==> flow/design.v <==
localparam int unsigned TLEN = 32;
package rv0_core_defs;
typedef enum logic [6:0] {
    LUI       = 7'b0110111,
    AUIPC     = 7'b0010111,
    JAL       = 7'b1101111,
    JALR      = 7'b1100111,
    BRANCH    = 7'b1100011,
    LOAD      = 7'b0000011,
    STORE     = 7'b0100011,
    OP_IMM    = 7'b0010011,
    OP        = 7'b0110011,
    OP_IMM_32 = 7'b0011011,
    OP_32     = 7'b0111011,
    LOAD_FP   = 7'b0000111,
    STORE_FP  = 7'b0100111,
    MADD      = 7'b1000011,
    MSUB      = 7'b1000111,
    NMSUB     = 7'b1001011,
    NMADD     = 7'b1001111,
    OP_FP     = 7'b1010011,
    AMO       = 7'b0101111,
    MISC_MEM  = 7'b0001111,
    SYSTEM    = 7'b1110011
} rv_opcode_e;
typedef enum logic [2:0] {
    BEQ  = 3'b000,
    BNE  = 3'b001,
    BLT  = 3'b100,
    BGE  = 3'b101,
    BLTU = 3'b110,
    BGEU = 3'b111
} rv_branch_funct3_e;
typedef enum logic [2:0] {
    LB  = 3'b000,
    LH  = 3'b001,
    LW  = 3'b010,
    LD  = 3'b011,
    LBU = 3'b100,
    LHU = 3'b101,
    LWU = 3'b110
} rv_load_funct3_e;
typedef enum logic [2:0] {
    SB = 3'b000,
    SH = 3'b001,
    SW = 3'b010,
    SD = 3'b011
} rv_store_funct3_e;
typedef enum logic [2:0] {
    ADDI  = 3'b000,
    SLLI  = 3'b001,
    SLTI  = 3'b010,
    SLTIU = 3'b011,
    XORI  = 3'b100,
    SRLI  = 3'b101,
    ORI   = 3'b110,
    ANDI  = 3'b111
} rv_op_imm_funct3_e;
typedef enum logic [2:0] {
    ADD  = 3'b000,
    SLL  = 3'b001,
    SLT  = 3'b010,
    SLTU = 3'b011,
    XOR  = 3'b100,
    SRL  = 3'b101,
    OR   = 3'b110,
    AND  = 3'b111
} rv_op_funct3_e;
typedef enum logic [6:0] {
    MULDIV = 7'b0000001,
    CZERO  = 7'b0000111,
    FUNCT7_FADD_S  = 7'b0000000,   
    FUNCT7_FSUB_S  = 7'b0000100,   
    FUNCT7_FMUL_S  = 7'b0001000,   
    FUNCT7_FDIV_S  = 7'b0001100,   
    FUNCT7_FSQRT_S = 7'b0101100,   
    FUNCT7_FSGNJ_S = 7'b0010000,   
    FUNCT7_FMIN_FMAX_S  = 7'b0010100,   
    FUNCT7_FCVT_W_S  = 7'b1100000,  
    FUNCT7_FCLASS_S  = 7'b1110000   
} rv_funct7_e;
typedef enum logic [2:0] { 
    RNE = 3'b000,  
    RTZ = 3'b001,  
    RDN = 3'b010,  
    RUP = 3'b011,  
    RMM = 3'b100,  
    DYN = 3'b111  
 } rv_float_rounding_mode;
 typedef enum logic [2:0] { 
    FMIN = 3'b000,
    FMAX = 3'b001
 } rv_float_min_max_field;
parameter NaN = 32'h7fc00000;
typedef enum logic [7:0] {
    EXU_I   = 8'b0000_0001,  
    EXU_B   = 8'b0000_0010,  
    EXU_IB  = 8'b0000_0011,  
    EXU_M   = 8'b0000_0100,  
    EXU_F   = 8'b0000_1000,  
    LSU     = 8'b0001_0000,  
    CSU     = 8'b0010_0000   
} exu_type_e;
typedef enum bit [1:0] {
    HTRANS_IDLE,
    HTRANS_BUSY,
    HTRANS_NONSEQ,
    HTRANS_SEQ
} ahb_uvc_htrans_e;
typedef enum bit [2:0] {
    HSIZE_BYTE,      
    HSIZE_HALF,      
    HSIZE_WORD,      
    HSIZE_DOUBLE,    
    HSIZE_4WL,       
    HSIZE_8WL,       
    HSIZE_16WL,      
    HSIZE_32WL       
} ahb_uvc_hsize_e;
typedef enum bit [2:0] {
    HBURST_SINGLE,
    HBURST_INCR,
    HBURST_WRAP4,
    HBURST_INCR4,
    HBURST_WRAP8,
    HBURST_INCR8,
    HBURST_WRAP16,
    HBURST_INCR16
} ahb_uvc_hburst_e;
typedef enum bit {
    HRESP_OKAY,
    HRESP_ERROR
} ahb_uvc_hresp_e;
endpackage : rv0_core_defs
module uart_reg (
    input  logic            clk_i,
    input  logic            rst_ni,
    input  logic            reg_access_i,
    input  logic [11:0]     reg_addr_i,
    input  logic            reg_we_i,
    input  logic [15:0]     reg_wdata_i,
    output logic [15:0]     reg_rdata_o,
    input  logic [11:0]     rx_data_i,
    output logic            rx_re_o,
    output logic [ 7:0]     tx_data_o,
    output logic            tx_we_o,
    output logic [15:0]     uartibrd_o,
    output logic [ 5:0]     uartfbrd_o,
    output logic            lcr_sps_o,
    output logic [ 1:0]     lcr_wlen_o,
    output logic            lcr_fen_o,
    output logic            lcr_stp2_o,
    output logic            lcr_eps_o,
    output logic            lcr_pen_o,
    output logic            lcr_brk_o,
    output logic            cr_ctsen_o,
    output logic            cr_rtsen_o,
    output logic            cr_out2_o,
    output logic            cr_out1_o,
    output logic            cr_rts_o,
    output logic            cr_dtr_o,
    output logic            cr_rxe_o,
    output logic            cr_txe_o,
    output logic            cr_lbe_o,
    output logic            cr_sirlp_o,
    output logic            cr_siren_o,
    output logic            cr_uarten_o
);
    logic [7:0] reg_uartdr_q;
    always_ff @(posedge clk_i or negedge rst_ni) begin
        if(rst_ni == 1'b0) reg_uartdr_q <= 8'h0;
        else if(reg_we_i == 1'b0 && reg_addr_i == 12'h000) begin
            reg_uartdr_q <= rx_data_i[7:0];
        end
    end
    assign rx_re_o = reg_access_i == 1'b1 && reg_we_i == 1'b0 && reg_addr_i == 12'h000;
    assign tx_we_o = reg_access_i == 1'b1 && reg_we_i == 1'b1 && reg_addr_i == 12'h000;
    assign tx_data_o = reg_wdata_i[7:0];
    logic [15:0] reg_uartibrd_q;
    always_ff @(posedge clk_i or negedge rst_ni) begin
        if(rst_ni == 1'b0) reg_uartibrd_q <= 16'h0;
        else if(reg_we_i == 1'b1 && reg_addr_i == 12'h024) begin
            reg_uartibrd_q <= reg_wdata_i;
        end
    end
    assign uartibrd_o = reg_uartibrd_q;
    logic [15:0] reg_uartlcr_h_q;
    logic [15:0] reg_uartlcr_h_d;
    always_comb begin
        reg_uartlcr_h_d = reg_uartlcr_h_q;
        if(reg_we_i == 1'b1 && reg_addr_i == 12'h02c) begin
            reg_uartlcr_h_d = reg_wdata_i;
        end
        reg_uartlcr_h_d[15:8] = 8'h0;
    end
    always_ff @(posedge clk_i or negedge rst_ni) begin
        if(rst_ni == 1'b0) reg_uartlcr_h_q <= 16'h0;
        else reg_uartlcr_h_q <= reg_uartlcr_h_d;
    end
    assign lcr_sps_o  = reg_uartlcr_h_q[7];
    assign lcr_wlen_o = reg_uartlcr_h_q[6:5];
    assign lcr_fen_o  = reg_uartlcr_h_q[4];
    assign lcr_stp2_o = reg_uartlcr_h_q[3];
    assign lcr_eps_o  = reg_uartlcr_h_q[2];
    assign lcr_pen_o  = reg_uartlcr_h_q[1];
    assign lcr_brk_o  = reg_uartlcr_h_q[0];
    logic [15:0] reg_uartcr_q;
    logic [15:0] reg_uartcr_d;
    always_comb begin
        reg_uartcr_d = reg_uartcr_q;
        if(reg_we_i == 1'b1 && reg_addr_i == 12'h030) begin
            reg_uartcr_d = reg_wdata_i;
        end
        reg_uartcr_d[6:3] = 4'h0;
        reg_uartcr_d[2:1] = 2'b00;
    end
    always_ff @(posedge clk_i or negedge rst_ni) begin
        if(rst_ni == 1'b0) reg_uartcr_q <= 16'h0300;
        else reg_uartcr_q <= reg_uartcr_d;
    end
    assign cr_ctsen_o  = reg_uartcr_q[15];
    assign cr_rtsen_o  = reg_uartcr_q[14];
    assign cr_out2_o   = reg_uartcr_q[13];
    assign cr_out1_o   = reg_uartcr_q[12];
    assign cr_rts_o    = reg_uartcr_q[11];
    assign cr_dtr_o    = reg_uartcr_q[10];
    assign cr_rxe_o    = reg_uartcr_q[9];
    assign cr_txe_o    = reg_uartcr_q[8];
    assign cr_lbe_o    = reg_uartcr_q[7];
    assign cr_sirlp_o  = reg_uartcr_q[2];
    assign cr_siren_o  = reg_uartcr_q[1];
    assign cr_uarten_o = reg_uartcr_q[0];
    always_comb begin
        reg_rdata_o = 15'h0;
        case(reg_addr_i)
            12'h000: reg_rdata_o = reg_uartdr_q;
            12'h02c: reg_rdata_o = reg_uartlcr_h_q;
            12'h030: reg_rdata_o = reg_uartcr_q;
        endcase
        if(reg_we_i == 1'b1) reg_rdata_o = 15'h0;
    end
endmodule : uart_reg
* Reports on uart_reg
Tool output for the design above, in the order of the flow. Lines are those of the file above, counted from 1. Library cell names are shortened. Not given: n/a
Inputs: design top uart_reg, clock port clk_i, library sky130hd, timing corner tt_025C_1v80

* Elaborated design
Yosys after proc, flatten, opt, wreduce and memory -nomap, before mapping. Enables and synchronous resets that opt folds into registers are not counted as muxes. Memory bits, and registers merged into a memory's read port (data or address), are not among the register bits. Print and check cells are not counted. Equal cells are merged and count once.
Storage and ports: elaborated cells 19, flip-flop bits (word level) 42
Operators by class: eq/ne operators 3, bitwise logic cells 1, reduce/logical cells 9, muxes and demuxes 2
Operators by type and width (number):
- case mux 16 bit (select 3 bit) | 1
- == test 12 x 6 -> 1 bit with constant B | 3
- two-way mux 16 bit | 1
- zero test 12 bit | 1
- logical AND 1 bit | 8
- NOT 1 bit | 1

* Logic depth
Depth = most cells in a row (Yosys ltp): at word level without a register or memory, in the mapped netlist without a sequential cell, where the memories' decode and read muxes count.
Logic depth: depth after elaboration 3, ABC_AREA 0, gate-level depth with buffers 6

* Mapped cells and area
The flow's flattened synthesis, as Yosys stat reports it; memories are mapped. The netlist is that of the ABC_AREA named above (0 if unset); the other value can give another one.
Cell types (number):
- dfrtp_1 | 40
- mux2_2 | 28
- mux2_4 | 10
- buf_4 | 18
- nor4_4 | 3
- a32o_1 | 6
- dfstp_2 | 2
- nor3_1 | 10
- mux2_1 | 4
- nand2_1 | 10
- buf_6 | 2
- nor3b_4 | 1
- a22o_1 | 2
- a22oi_1 | 2
- buf_8 | 1
- nor2_1 | 4
- and2_1 | 2
- nor3b_2 | 1
Other cell types: 9; their cells: 10.
Synthesis totals: buffers 22, flip-flops 42, cell area after synthesis 2104.5 um2, cells in the netlist 156

* Timing after synthesis
Source: OpenSTA report_checks on the synthesized netlist (no wires, ideal clock, input and output delay 20% of the period each), path of least setup slack; recovery checks are left aside. Register names are those of the netlist, which keeps one name where synthesis merged equal registers.
Timing path post-synthesis: kind input port to output port, start point input port reg_addr_i[7], end point output port reg_rdata_o[1], clock period 2200 ps, stages on the path 5, external input delay 440 ps, external output delay 440 ps, buffers on the path 1, required time 1760 ps, arrival 1607 ps, setup slack 153 ps, launch time at the first pin 440 ps, path delay 1167 ps, period reached after synthesis 2047 ps
"path delay" = arrival - input delay + setup time. At an output port there is no setup time. "stages on the path" counts driving pins, that of a launching flip-flop among them; a cell with two outputs on the path counts twice. "period reached after synthesis" = period - worst setup slack (recovery checks aside). The figure is calculated, with input and output delays left at 20% of the set period. Between the ends stands the longest chain of elaborated cells between them, by number of cells; it is not shown to be the way that was timed. Of several equally long chains one is given. A line is the first line of the expression or statement that the cell stems from. Yosys adds cells for indexed reads and writes and turns some case tables into memories.
Between the ends, post-synthesis: cells stage by stage nor4_4 > nand3_1 > nor4_4 > buf_6 > a32o_1, length of the longest elaborated chain 3, elaborated cells between the ends (all ways) 5
RTL lines, path post-synthesis:
- start: declaration | RTL line 139 | input  logic [11:0]     reg_addr_i,
- == test 12 x 6 -> 1 bit | RTL line 235 | case(reg_addr_i)
- case mux 16 bit (select 3 bit) | RTL line 235
- two-way mux 16 bit | RTL line 240 | if(reg_we_i == 1'b1) reg_rdata_o = 15'h0;
- end: declaration | RTL line 142 | output logic [15:0]     reg_rdata_o,

* Path in the finished layout
From the final timing report of entry A: the path of least setup slack in the routed layout; clock arrival at registers is part of the times. The report prints the path's times to 10 ps; the period is as set.
Timing path post-layout: kind input port to output port, start point input port reg_addr_i[6], end point output port reg_rdata_o[5], launch time at the first pin 330 ps, external input delay 330 ps, external output delay 330 ps, stages on the path 9, clock period 1640 ps, arrival 1730 ps, buffers on the path 5, setup slack -420 ps, required time 1310 ps
Between the ends stands the longest chain of elaborated cells between them, by number of cells; it is not shown to be the way that was timed. Of several equally long chains one is given.
Between the ends, post-layout: cells stage by stage buf_6 > nor4_4 > nand3_2 > buf_6 > nor4_4 > buf_12 > buf_8 > a32o_1 > buf_2, length of the longest elaborated chain 3, elaborated cells between the ends (all ways) 5
RTL lines, path post-layout:
- start: declaration | RTL line 139 | input  logic [11:0]     reg_addr_i,
- == test 12 x 6 -> 1 bit | RTL line 235 | case(reg_addr_i)
- case mux 16 bit (select 3 bit) | RTL line 235
- two-way mux 16 bit | RTL line 240 | if(reg_we_i == 1'b1) reg_rdata_o = 15'h0;
- end: declaration | RTL line 142 | output logic [15:0]     reg_rdata_o,

==> results <==
Flow measurements of uart_reg on sky130hd: 2 stored runs with different settings, listed in no order. Input and output delays are each 20% of the period that was set; the output load is 0.01 pF.
"achieved period": clock period set for the run, less the worst setup slack. It is reckoned from that one timing run; input and output delays stay at 20% of the period that was set.
By "time used up by the worst setup path" is meant the share of the clock period that the worst setup path is allowed (20% is reserved at inputs, 20% at outputs), minus its slack. Clock arrival times at its registers enter into it.
"total power of the final layout" rests on the timing tool's default activity at the inputs, not on a simulated workload.
"time used up by the worst setup path" is given in steps of 10 ps.

* Entry A | settings: period_ns 1.64; CORE_UTILIZATION 23; SETUP_SLACK_MARGIN 0.16; PLACE_DENSITY 0.38; CORE_ASPECT_RATIO 0.57; CELL_PAD_IN_SITES_GLOBAL_PLACEMENT 3; GPL_ROUTABILITY_DRIVEN 1; CTS_CLUSTER_SIZE 33; SLEW_MARGIN 10; CAP_MARGIN 20; CORE_MARGIN 2 | results: total power of the final layout 2293 uW; overall die area 9962.0 um2; utilization 44.2 %; time used up by the worst setup path 1410 ps; worst path kind input port to output port; standard-cell area of the final layout 3940.0 um2; worst hold slack after layout 508 ps; setup slack of the worst path -422 ps; area of the synthesized netlist 2104.5 um2; achieved period 2062 ps; setup total negative slack -13234 ps
* Entry B | settings: period_ns 3.96; CORE_UTILIZATION 53; SETUP_SLACK_MARGIN -0.27; PLACE_DENSITY 0.63; CORE_ASPECT_RATIO 0.52; TNS_END_PERCENT 75; GPL_ROUTABILITY_DRIVEN 1; MIN_ROUTING_LAYER met2; MAX_ROUTING_LAYER met5; CAP_MARGIN 20; CORE_MARGIN 2; SLEW_MARGIN 20 | results: utilization 83.6 %; worst hold slack after layout 504 ps; standard-cell area of the final layout 3163.0 um2; overall die area 4518.1 um2; area of the synthesized netlist 2104.5 um2; setup total negative slack -167 ps; achieved period 4021 ps; setup slack of the worst path -61 ps; total power of the final layout 860.6 uW; time used up by the worst setup path 2440 ps; worst path kind input port to output port
