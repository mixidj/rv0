==> flow/design.v <==
localparam int unsigned TLEN = 32;
package rv0_core_defs;
typedef enum logic [6:0] {
    LUI       = 7'b0110111,
    AUIPC     = 7'b0010111,
    JAL       = 7'b1101111,
    JALR      = 7'b1100111,
    BRANCH    = 7'b1100011,
    LOAD      = 7'b0000011,
    STORE     = 7'b0100011,
    OP_IMM    = 7'b0010011,
    OP        = 7'b0110011,
    OP_IMM_32 = 7'b0011011,
    OP_32     = 7'b0111011,
    LOAD_FP   = 7'b0000111,
    STORE_FP  = 7'b0100111,
    MADD      = 7'b1000011,
    MSUB      = 7'b1000111,
    NMSUB     = 7'b1001011,
    NMADD     = 7'b1001111,
    OP_FP     = 7'b1010011,
    AMO       = 7'b0101111,
    MISC_MEM  = 7'b0001111,
    SYSTEM    = 7'b1110011
} rv_opcode_e;
typedef enum logic [2:0] {
    BEQ  = 3'b000,
    BNE  = 3'b001,
    BLT  = 3'b100,
    BGE  = 3'b101,
    BLTU = 3'b110,
    BGEU = 3'b111
} rv_branch_funct3_e;
typedef enum logic [2:0] {
    LB  = 3'b000,
    LH  = 3'b001,
    LW  = 3'b010,
    LD  = 3'b011,
    LBU = 3'b100,
    LHU = 3'b101,
    LWU = 3'b110
} rv_load_funct3_e;
typedef enum logic [2:0] {
    SB = 3'b000,
    SH = 3'b001,
    SW = 3'b010,
    SD = 3'b011
} rv_store_funct3_e;
typedef enum logic [2:0] {
    ADDI  = 3'b000,
    SLLI  = 3'b001,
    SLTI  = 3'b010,
    SLTIU = 3'b011,
    XORI  = 3'b100,
    SRLI  = 3'b101,
    ORI   = 3'b110,
    ANDI  = 3'b111
} rv_op_imm_funct3_e;
typedef enum logic [2:0] {
    ADD  = 3'b000,
    SLL  = 3'b001,
    SLT  = 3'b010,
    SLTU = 3'b011,
    XOR  = 3'b100,
    SRL  = 3'b101,
    OR   = 3'b110,
    AND  = 3'b111
} rv_op_funct3_e;
typedef enum logic [6:0] {
    MULDIV = 7'b0000001,
    CZERO  = 7'b0000111,
    FUNCT7_FADD_S  = 7'b0000000,   
    FUNCT7_FSUB_S  = 7'b0000100,   
    FUNCT7_FMUL_S  = 7'b0001000,   
    FUNCT7_FDIV_S  = 7'b0001100,   
    FUNCT7_FSQRT_S = 7'b0101100,   
    FUNCT7_FSGNJ_S = 7'b0010000,   
    FUNCT7_FMIN_FMAX_S  = 7'b0010100,   
    FUNCT7_FCVT_W_S  = 7'b1100000,  
    FUNCT7_FCLASS_S  = 7'b1110000   
} rv_funct7_e;
typedef enum logic [2:0] { 
    RNE = 3'b000,  
    RTZ = 3'b001,  
    RDN = 3'b010,  
    RUP = 3'b011,  
    RMM = 3'b100,  
    DYN = 3'b111  
 } rv_float_rounding_mode;
 typedef enum logic [2:0] { 
    FMIN = 3'b000,
    FMAX = 3'b001
 } rv_float_min_max_field;
parameter NaN = 32'h7fc00000;
typedef enum logic [7:0] {
    EXU_I   = 8'b0000_0001,  
    EXU_B   = 8'b0000_0010,  
    EXU_IB  = 8'b0000_0011,  
    EXU_M   = 8'b0000_0100,  
    EXU_F   = 8'b0000_1000,  
    LSU     = 8'b0001_0000,  
    CSU     = 8'b0010_0000   
} exu_type_e;
typedef enum bit [1:0] {
    HTRANS_IDLE,
    HTRANS_BUSY,
    HTRANS_NONSEQ,
    HTRANS_SEQ
} ahb_uvc_htrans_e;
typedef enum bit [2:0] {
    HSIZE_BYTE,      
    HSIZE_HALF,      
    HSIZE_WORD,      
    HSIZE_DOUBLE,    
    HSIZE_4WL,       
    HSIZE_8WL,       
    HSIZE_16WL,      
    HSIZE_32WL       
} ahb_uvc_hsize_e;
typedef enum bit [2:0] {
    HBURST_SINGLE,
    HBURST_INCR,
    HBURST_WRAP4,
    HBURST_INCR4,
    HBURST_WRAP8,
    HBURST_INCR8,
    HBURST_WRAP16,
    HBURST_INCR16
} ahb_uvc_hburst_e;
typedef enum bit {
    HRESP_OKAY,
    HRESP_ERROR
} ahb_uvc_hresp_e;
endpackage : rv0_core_defs
module uart_tx (
    input  logic            clk_i,
    input  logic            rst_ni,
    input  logic            uart_tx_en_i,
    input  logic            bclk_tick_i,
    input  logic            lcr_sps_i,
    input  logic [ 1:0]     lcr_wlen_i,
    input  logic            lcr_fen_i,
    input  logic            lcr_stp2_i,
    input  logic            lcr_eps_i,
    input  logic            lcr_pen_i,
    input  logic            lcr_brk_i,
    input  logic [7:0]      uart_tx_data_i,
    input  logic            uart_tx_data_rdy_i,
    output logic            uart_tx_data_ack_o,
    output logic            uart_tx_o
);
    logic [3:0] uart_tx_bit_cnt_q;
    logic       uart_tx_bit_cnt_ena;
    logic [3:0] uart_tx_tick_cnt_q;
    logic       uart_tx_tick_cnt_ena;
    typedef enum bit [4:0] {
        S_TX_IDLE,
        S_TX_START,
        S_TX_DATA,
        S_TX_PAR,
        S_TX_STOP
    } uart_tx_fsm_state_e;
    uart_tx_fsm_state_e uart_tx_fsm_state_q;
    uart_tx_fsm_state_e uart_tx_fsm_state_d;
    logic stp2_q;
    logic bit_tick;
    assign bit_tick = &uart_tx_tick_cnt_q == 1'b1 && bclk_tick_i == 1'b1;
    always_comb begin
        uart_tx_fsm_state_d = uart_tx_fsm_state_q;
        uart_tx_tick_cnt_ena = 1'b1;
        uart_tx_bit_cnt_ena  = 1'b0;
        case(uart_tx_fsm_state_q)
            S_TX_IDLE: begin
                uart_tx_tick_cnt_ena = 1'b0;
                if(uart_tx_data_rdy_i == 1'b1) uart_tx_fsm_state_d = S_TX_START;
                if(uart_tx_en_i == 1'b0) uart_tx_fsm_state_d = S_TX_IDLE;
            end
            S_TX_START: begin
                if(bit_tick == 1'b1) begin
                    uart_tx_fsm_state_d = S_TX_DATA;
                end
            end
            S_TX_DATA: begin
                uart_tx_bit_cnt_ena = 1'b1;
                if(bit_tick == 1'b1 && uart_tx_bit_cnt_q == {2'b01, lcr_wlen_i}) begin
                    uart_tx_fsm_state_d = S_TX_PAR;
                end
                if(uart_tx_fsm_state_d == S_TX_PAR && lcr_pen_i == 1'b0) begin
                    uart_tx_fsm_state_d = S_TX_STOP;
                end
            end
            S_TX_PAR: begin
                if(bit_tick == 1'b1) begin
                    uart_tx_fsm_state_d = S_TX_STOP;
                end
            end
            S_TX_STOP: begin
                if(bit_tick == 1'b1) begin
                    uart_tx_fsm_state_d = S_TX_IDLE;
                    if(lcr_stp2_i == 1'b1 && stp2_q == 1'b0) begin
                        uart_tx_fsm_state_d = S_TX_STOP;
                    end
                end
            end
            default: begin
                uart_tx_fsm_state_d = S_TX_IDLE;
            end
        endcase
    end
    always_ff @(posedge clk_i or negedge rst_ni) begin
        if(rst_ni == 1'b0) uart_tx_fsm_state_q <= S_TX_IDLE;
        else uart_tx_fsm_state_q <= uart_tx_fsm_state_d;
    end
    always_ff @(posedge clk_i or negedge rst_ni) begin
        if(rst_ni == 1'b0) stp2_q <= 1'b0;
        else begin
            if(bit_tick == 1'b1 && uart_tx_fsm_state_q == S_TX_STOP && lcr_stp2_i == 1'b1) begin
                stp2_q <= ~stp2_q;
            end
        end
    end
    always_ff @(posedge clk_i or negedge rst_ni) begin
        if(rst_ni == 1'b0) uart_tx_tick_cnt_q <= 4'h0;
        else begin
            if(bclk_tick_i == 1'b1 && uart_tx_tick_cnt_ena == 1'b1) begin
                uart_tx_tick_cnt_q <= uart_tx_tick_cnt_q + 4'h1;
            end
        end
    end
    always_ff @(posedge clk_i or negedge rst_ni) begin
        if(rst_ni == 1'b0) uart_tx_bit_cnt_q <= 4'h0;
        else begin
            if(bit_tick == 1'b1 && uart_tx_bit_cnt_ena == 1'b1) begin
                uart_tx_bit_cnt_q <= uart_tx_bit_cnt_q + 4'h1;
            end
            if(uart_tx_fsm_state_d == S_TX_STOP) begin
                uart_tx_bit_cnt_q <= 4'h0;
            end
        end
    end
    logic [7:0] uart_tx_data_q;
    logic       uart_tx_data_par_q;
    always_ff @(posedge clk_i) begin
        case(uart_tx_fsm_state_q)
            S_TX_START: begin
                if(bit_tick == 1'b1) begin
                    uart_tx_data_q     <= uart_tx_data_i;
                    uart_tx_data_par_q <= lcr_eps_i == 1'b1 ? ~^uart_tx_data_i : ^uart_tx_data_i;
                end
            end
            S_TX_DATA: begin
                if(bit_tick == 1'b1) begin
                    uart_tx_data_q <= uart_tx_data_q >> 1;
                end
            end
        endcase
    end
    assign uart_tx_data_ack_o = bit_tick == 1'b1 && uart_tx_fsm_state_q == S_TX_START;
    always_comb begin
        uart_tx_o = 1'b1;
        case(uart_tx_fsm_state_q)
            S_TX_START: uart_tx_o = 1'b0;
            S_TX_DATA:  uart_tx_o = uart_tx_data_q[0];
            S_TX_PAR:   uart_tx_o = uart_tx_data_par_q;
            S_TX_STOP:  uart_tx_o = 1'b1;
        endcase
        if(lcr_brk_i == 1'b1) uart_tx_o = 1'b0;
    end
endmodule : uart_tx
* Reports on uart_tx
Tool output for the design above, in the order of the flow.
Lines are those of the file above, counted from 1.
Operators carry their Yosys type and port widths (W data, S select, Z words).
Cell names lack the library's common part.
The mark - stands for no value.
- Top module :: uart_tx
- Clock input :: clk_i
- Cell library :: sky130hd
- Corner :: tt_025C_1v80

* Elaborated design
Counts by Yosys on the flattened word-level netlist (proc, flatten, opt, wreduce; memories kept). Register bits leave out memories and registers merged into their read ports (data or address). Print and check cells are left out. Cells with the same type and inputs are merged into one.
- Register bits after elaboration :: 23
- Input bits :: 21
- Output and inout bits :: 2
- Add/sub/neg operators :: 2
- Equal/unequal tests :: 9
- Multiplexer cells :: 20
- Bitwise operators :: 2
- Reductions and logical operators :: 17
** Operators with widths (number)
- $mux W5 :: 8
- $pmux W5 S5 :: 1
- $pmux W8 S2 :: 1
- $mux W8 :: 2
- $eq A5 B2 Y1 const B :: 3
- $eq A5 B3 Y1 const B :: 2
- $logic_and A1 B1 Y1 :: 9
- $add A4 B1 Y4 const B :: 2
- $reduce_xnor A8 Y1 :: 1
- $reduce_xor A8 Y1 :: 1
- $mux W4 :: 2
- $eq A5 B1 Y1 const B :: 1
- $logic_not A5 Y1 :: 1
- $ne A2 B2 Y1 const B :: 2
- $reduce_bool A2 Y1 :: 2
- $eq A4 B3 Y1 :: 1
- $reduce_and A4 Y1 :: 1
- $mux W1 :: 4
- $reduce_and A3 Y1 :: 1
- $pmux W1 S3 :: 1
- $mux W3 :: 1
- $not A1 Y1 :: 2
- $reduce_and A2 Y1 :: 1

* Depth
Longest topological path by Yosys (ltp), each cell counted once; first at word level (registers and memories cut), then after technology mapping (sequential cells cut; the memories' decode and read muxes count).
- Word-level depth :: 11
- ABC_AREA :: 0
- Depth in mapped cells :: 7
- Mapped depth without buffers :: 5

* Synthesis result
The flow's flattened synthesis, as Yosys stat reports it; memories are mapped. The netlist is that of the ABC_AREA named above (0 if unset); the other value can give another one.
** Cell types (number)
- dfrtp_1 :: 15
- edfxtp_1 :: 9
- mux2_2 :: 8
- xnor2_1 :: 10
- xor2_1 :: 7
- dfstp_2 :: 1
- a31oi_1 :: 4
- ha_1 :: 2
- buf_6 :: 2
- nand2_1 :: 6
- a32o_1 :: 2
- nand3_1 :: 4
- nand2b_1 :: 3
- nor2_1 :: 5
- a22o_1 :: 2
- nor4b_2 :: 1
- a31oi_2 :: 1
- nand4_1 :: 2
Not listed: further types 13, cells in them 16.
- Cells in the netlist :: 100
- Cell area after synthesis :: 1249.9 um2
- Flip-flop cells :: 25
- Buffer cells :: 3

* Path before layout
Source: OpenSTA report_checks on the synthesized netlist (no wires, ideal clock, input and output delay 20% of the period each), path of least setup slack; recovery checks are left aside. Register names are those of the netlist, which keeps one name where synthesis merged equal registers.
- Path kind :: flip-flop to flip-flop
- From :: reg uart_tx_tick_cnt_q[0]
- To :: reg (no name shown)
- Period :: 1780 ps
- Data arrival time :: 1566 ps
- Data required time :: 1657 ps
- Path slack :: 91 ps
- Path delay :: 1689 ps
- Driving pins on the path :: 8
- Buffers on the path :: 2
- Synthesis period reached :: 1689 ps
"path delay" = arrival - input delay + setup time.
"driving pins on the path": output pins that drive a net of the path, with the launching flip-flop's if there is one; two outputs of one cell count as two.
"synthesis period reached" is the clock period less the worst setup slack; recovery checks do not enter. This is arithmetic on one report: input and output delays are still those of the set period (20% each).
- Cell sequence :: dfrtp_1 -> ha_1 -> and4_4 -> buf_6 -> and2_2 -> buf_6 -> a32o_1 -> nand2b_1
** RTL lines, path post-synthesis
- start: declaration :: RTL line 154 : logic [3:0] uart_tx_tick_cnt_q;
- start: assignment :: RTL line 223 : if(rst_ni == 1'b0) uart_tx_tick_cnt_q <= 4'h0;
- start: assignment :: RTL line 226 : uart_tx_tick_cnt_q <= uart_tx_tick_cnt_q + 4'h1;
No chain of elaborated cells between the ends is given.

* Path in the finished layout
Path of least setup slack in the final report of stored run 1 (OpenROAD, finished layout, wires in). Where an end is a register, its clock arrival counts in the times.
The report prints the path's times to 10 ps; the period is as set.
- Path kind :: flip-flop to flip-flop
- From :: reg uart_tx_tick_cnt_q[1]
- To :: reg uart_tx_bit_cnt_q[1]
- Period :: 1160 ps
- Data arrival time :: 1950 ps
- Data required time :: 1400 ps
- Path slack :: -550 ps
- Driving pins on the path :: 7
- Buffers on the path :: 1
The rows between start and end are the longest chain of elaborated cells between them; the timing report does not say that the signal goes this way. Where chains are equally long, one stands for them.
Each line given opens the expression or statement behind the cell; cells for indexed reads and writes are added by Yosys, which also makes memories of some case tables.
At most two assigning lines are given for a register; there are more.
- Cell sequence :: dfrtp_1 -> ha_2 -> and4_4 -> buf_6 -> a22o_1 -> a221o_1 -> a31oi_1
- Length of the longest elaborated chain :: 11
** RTL lines, path post-layout
- start: declaration :: RTL line 154 : logic [3:0] uart_tx_tick_cnt_q;
- start: assignment :: RTL line 223 : if(rst_ni == 1'b0) uart_tx_tick_cnt_q <= 4'h0;
- start: assignment :: RTL line 226 : uart_tx_tick_cnt_q <= uart_tx_tick_cnt_q + 4'h1;
- $reduce_and A4 Y1 :: RTL line 167 : assign bit_tick = &uart_tx_tick_cnt_q == 1'b1 && bclk_tick_i == 1'b1;
- $logic_and A1 B1 Y1 :: RTL line 167
- $logic_and A1 B1 Y1 :: RTL line 185 : if(bit_tick == 1'b1 && uart_tx_bit_cnt_q == {2'b01, lcr_wlen_i}) begin
- $mux W5 :: RTL line 185
- $mux W5 :: RTL line 172 : case(uart_tx_fsm_state_q)
- $eq A5 B2 Y1 :: RTL line 188 : if(uart_tx_fsm_state_d == S_TX_PAR && lcr_pen_i == 1'b0) begin
- $logic_and A1 B1 Y1 :: RTL line 188
- $mux W5 :: RTL line 188
- $pmux W5 S5 :: RTL line 172
- $eq A5 B3 Y1 :: RTL line 236 : if(uart_tx_fsm_state_d == S_TX_STOP) begin
- $mux W4 :: RTL line 236
- end: assignment :: RTL line 234 : uart_tx_bit_cnt_q <= uart_tx_bit_cnt_q + 4'h1;
- end: assignment :: RTL line 237 : uart_tx_bit_cnt_q <= 4'h0;
- end: declaration :: RTL line 152 : logic [3:0] uart_tx_bit_cnt_q;
Some nets on the timed path still bear RTL names; the line given drives or declares the net.
** Named nets, post-layout (RTL line)
- uart_tx_fsm_state_d[2] :: 172

Ticket comment

uart_tx through Yosys and OpenROAD on sky130hd: 2 stored runs, unordered, with their settings and measured results. The constraints put input and output delay at 20% of the set period each and load the outputs with 0.01 pF.
"clock period reached" means the clock period less the worst setup slack. The figure is calculated, with input and output delays left at 20% of the set period.
"worst setup path time" = time allowed to the worst setup path (clock period - input delay - output delay, where it has them) - its slack; a late launch clock adds to it, a late capture clock takes from it.
"total power after layout" is the tool's figure for a default switching activity; nothing was simulated.
"worst setup path time" is given in steps of 10 ps.

** Stored run 1
- Settings :: period_ns=1.16; CORE_UTILIZATION=60; PLACE_DENSITY_LB_ADDON=0.1; HOLD_SLACK_MARGIN=0.01; CORE_ASPECT_RATIO=1.46; CTS_CLUSTER_SIZE=86; CAP_MARGIN=30; SLEW_MARGIN=40; MAX_ROUTING_LAYER=met4; CORE_MARGIN=2
- Post-layout utilization :: 91.4 %
- Sum of negative setup slack :: -9,298 ps
- Area of the synthesized netlist :: 1,249.9 um2
- Total power after layout :: 2.000 mW
- Worst setup path time :: 1,710 ps
- Critical path type :: flip-flop to flip-flop
- Clock period reached :: 1,710 ps
- Die size :: 2,471.0 um2
- Standard-cell area after layout :: 1,851.8 um2
- Worst setup slack after layout :: -550 ps

** Stored run 2
- Settings :: period_ns=3.56; CORE_UTILIZATION=51; SETUP_SLACK_MARGIN=-0.15; PLACE_DENSITY_LB_ADDON=0.09; CORE_MARGIN=10; CELL_PAD_IN_SITES_GLOBAL_PLACEMENT=3; CELL_PAD_IN_SITES_DETAIL_PLACEMENT=2; ABC_AREA=1; SLEW_MARGIN=5; MIN_ROUTING_LAYER=met2; MAX_ROUTING_LAYER=met5; CAP_MARGIN=20
- Outcome :: no results, placement failed with FLW-0024
